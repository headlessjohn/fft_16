==> flow/design.v <==
`timescale 1ns / 1ps
module sampling_clk(
    input clk,
    input rst,
    input [19:0]sampling_period,  
    output reg sampling_signal
    );
    reg [19:0] clock_cnt;
    always @(posedge clk, posedge rst) begin
        if (rst) begin
            sampling_signal <= 1'b0;
            clock_cnt <= 20'b0;
        end
        else begin
            if (clock_cnt < sampling_period) begin
                clock_cnt <= clock_cnt + 1;
                sampling_signal <= 0;
            end
            else begin
                clock_cnt <= 0;
                sampling_signal <= 1;
            end
        end
    end
endmodule
Step by step through the tools: sampling_clk. Tool output for the design above, in the order of the flow. Line numbers count from 1 in the design file above. Library cell names are shortened. Not given: -

Top module: sampling_clk. Clock port: clk. Standard-cell library: sky130hd. Corner: tt_025C_1v80.

After elaboration. Yosys after proc, flatten, opt, wreduce and memory -nomap, before mapping. Enables and synchronous resets that opt folds into registers are not counted as muxes. Memory bits, and registers merged into a memory's read port (data or address), are not among the register bits. Print and check cells are not counted. Equal cells are merged and count once.

The figure for magnitude comparators is 1. The entry for $mul reads 0. For shift operators the number is 0. Under muxes and demuxes stands 2. The entry for reductions and logical operators reads 0. The figure for $add $sub $neg is 1. For bitwise logic cells the number is 0. Div/mod/pow operators: 0. For equality and inequality tests the number is 0.

Operators with widths (number): adder 20 x 1 -> 20 bit (second input constant) (1); less-than comparator 20 bit (1); two-way mux 20 bit (1); two-way mux 1 bit (1).

Word-level cells: 6. The figure for memories kept is 0. For bits in writable memories the number is 0. For register bits the number is 21. For clocked read ports x word width the number is 0. Under bits in latches stands 0. The entry for input port bits reads 22. The entry for memory bits (read-only) reads 0. For output and inout port bits the number is 1.

Depth. Longest topological path by Yosys (ltp), each cell counted once; first at word level (registers and memories cut), then after technology mapping (sequential cells cut; the memories' decode and read muxes count).

Word-level depth: 2. Under ABC_AREA stands 0. The figure for gate-level depth with buffers is 8. Under gate-level depth less buffers stands 7.

Netlist. Source: synth_stat.txt of the flow (Yosys; design flattened, memories mapped). It holds for the ABC_AREA given above (unset counts as 0); a run with the other value may have another netlist. The area totals of this step are shown rounded.

Cell types (number): dfrtp_1 (21); ha_1 (20); xor2_1 (13); nor2_2 (16); inv_1 (22); xnor2_1 (5); nand2_1 (11); nand3_1 (8); nor2_1 (9); and3_1 (5); nand4_1 (5); a21oi_1 (6); buf_6 (2); o21ai_0 (4); a21o_1 (2); nand2b_1 (2); a2111o_1 (1); nor3_2 (1).

Not listed: further types 5, cells in them 5.

The figure for flip-flops is 21. The figure for cells in the netlist is 158. The entry for cell area after synthesis reads 1500 um2. Buffers: 2.

Worst setup path after synthesis. Source: OpenSTA report_checks on the synthesized netlist (no wires, ideal clock, input and output delay 20% of the period each), path of least setup slack; recovery checks are left aside. Register names are those of the netlist, which keeps one name where synthesis merged equal registers.

Path type: reg2reg. From: reg clock_cnt[11]. To: reg clock_cnt[7]. The entry for driving pins on the path reads 8. Setup time: 0.119 ns. Buffers on the path: 1. Under clock period stands 1.88 ns. The entry for setup slack reads 0.066 ns. The figure for required time is 1.761 ns. The entry for arrival time reads 1.695 ns. Under delay of the path stands 1.814 ns. The entry for period reached after synthesis reads 1.814 ns.

"delay of the path" = arrival - input delay + setup time. "driving pins on the path" counts driving pins, that of a launching flip-flop among them; a cell with two outputs on the path counts twice. "period reached after synthesis" = period - worst setup slack (recovery checks aside). The figure is calculated, with input and output delays left at 20% of the set period. The rows between start and end are the longest chain of elaborated cells between them; the timing report does not say that the signal goes this way. Where chains are equally long, one stands for them. A line is the first line of the expression or statement that the cell stems from. Yosys adds cells for indexed reads and writes and turns some case tables into memories. A register here has more assigning lines than the two given.

Cells stage by stage: dfrtp_1 ha_1 nand2_1 o21ai_0 a311oi_1 o31ai_1 buf_6 nor2_2. The entry for length of the longest elaborated chain reads 2.

Ends and longest elaborated chain, after synthesis: start, declared (line 8) `reg [19:0] clock_cnt;`; start, assigned (line 12) `clock_cnt <= 20'b0;`; start, assigned (line 16) `clock_cnt <= clock_cnt + 1;`; less-than comparator 20 bit (line 15) `if (clock_cnt < sampling_period) begin`; two-way mux 20 bit (line 15); end, assigned (line 12); end, assigned (line 16); end, declared (line 8).

Path in the finished layout. From the final timing report of record 1: the path of least setup slack in the routed layout; clock arrival at registers is part of the times.

Path type: in2reg. From: in sampling_period[19]. To: reg clock_cnt[8]. Under clock period stands 1.84 ns. The entry for driving pins on the path reads 8. The figure for required time is 2.04 ns. Setup time: 0.10 ns. The entry for setup slack reads -0.04 ns. The entry for arrival time reads 2.08 ns. Buffers on the path: 2.

The rows between start and end are the longest chain of elaborated cells between them; the timing report does not say that the signal goes this way. Where chains are equally long, one stands for them. A register here has more assigning lines than the two given.

Cells stage by stage: clkdlybuf4s50_1 inv_1 ha_4 and4_4 nand2_1 o31ai_4 buf_6 nor2_4. The entry for length of the longest elaborated chain reads 2.

Ends and longest elaborated chain, after layout: start, declared (line 5) `input [19:0]sampling_period,`; less-than comparator 20 bit (line 15) `if (clock_cnt < sampling_period) begin`; two-way mux 20 bit (line 15); end, assigned (line 12) `clock_cnt <= 20'b0;`; end, assigned (line 16) `clock_cnt <= clock_cnt + 1;`; end, declared (line 8) `reg [19:0] clock_cnt;`.

## Implementation results

Top module sampling_clk; platform sky130hd; tools Yosys and OpenROAD; 2 stored runs in no particular order. Input and output delays are each 20% of the period that was set; the output load is 0.01 pF. By "achieved period" is meant the clock period of the run minus its worst setup slack. This is arithmetic on one report: input and output delays are still those of the set period (20% each). "allowed time less slack (worst setup path)" = time allowed to the worst setup path (clock period - input delay - output delay, where it has them) - its slack; a late launch clock adds to it, a late capture clock takes from it. "power consumption": no workload was simulated; the value follows from the tool's default switching activity. The results are shown rounded.

Record 1 has these settings: period_ns 1.84; SETUP_SLACK_MARGIN 0.39; CAP_MARGIN 20; CORE_MARGIN 2; CORE_UTILIZATION 40; SLEW_MARGIN 20. The achieved period stands at 1.878 ns. The netlist area reported by Yosys stands at 1500 um2. The final setup TNS comes to -0.22 ns. The standard-cell area after routing stands at 2300 um2. The power consumption stands at 1.1 mW. The allowed time less slack (worst setup path) comes to 1.51 ns. Type of the worst setup path: in2reg. The overall die area is 4100 um2. For the worst setup slack after layout the run shows -0.038 ns. For the utilization of the finished layout the run shows 67%.

Record 2 has these settings: period_ns 1.56; CORE_UTILIZATION 32; SETUP_SLACK_MARGIN 0.01; PLACE_DENSITY_LB_ADDON 0.26; ABC_AREA 1; GPL_TIMING_DRIVEN 1; GPL_ROUTABILITY_DRIVEN 0; MAX_ROUTING_LAYER met5; CAP_MARGIN 20; CORE_MARGIN 2; SLEW_MARGIN 20. The achieved period stands at 1.552 ns. For the worst setup slack after layout the run shows 0.008 ns. The standard-cell area after routing stands at 2500 um2. The allowed time less slack (worst setup path) comes to 1.55 ns. Type of the worst setup path: reg2reg. The netlist area reported by Yosys stands at 1600 um2. For the utilization of the finished layout the run shows 49%. The final setup TNS comes to 0.000 ns. The overall die area is 5700 um2. The power consumption stands at 1.5 mW.
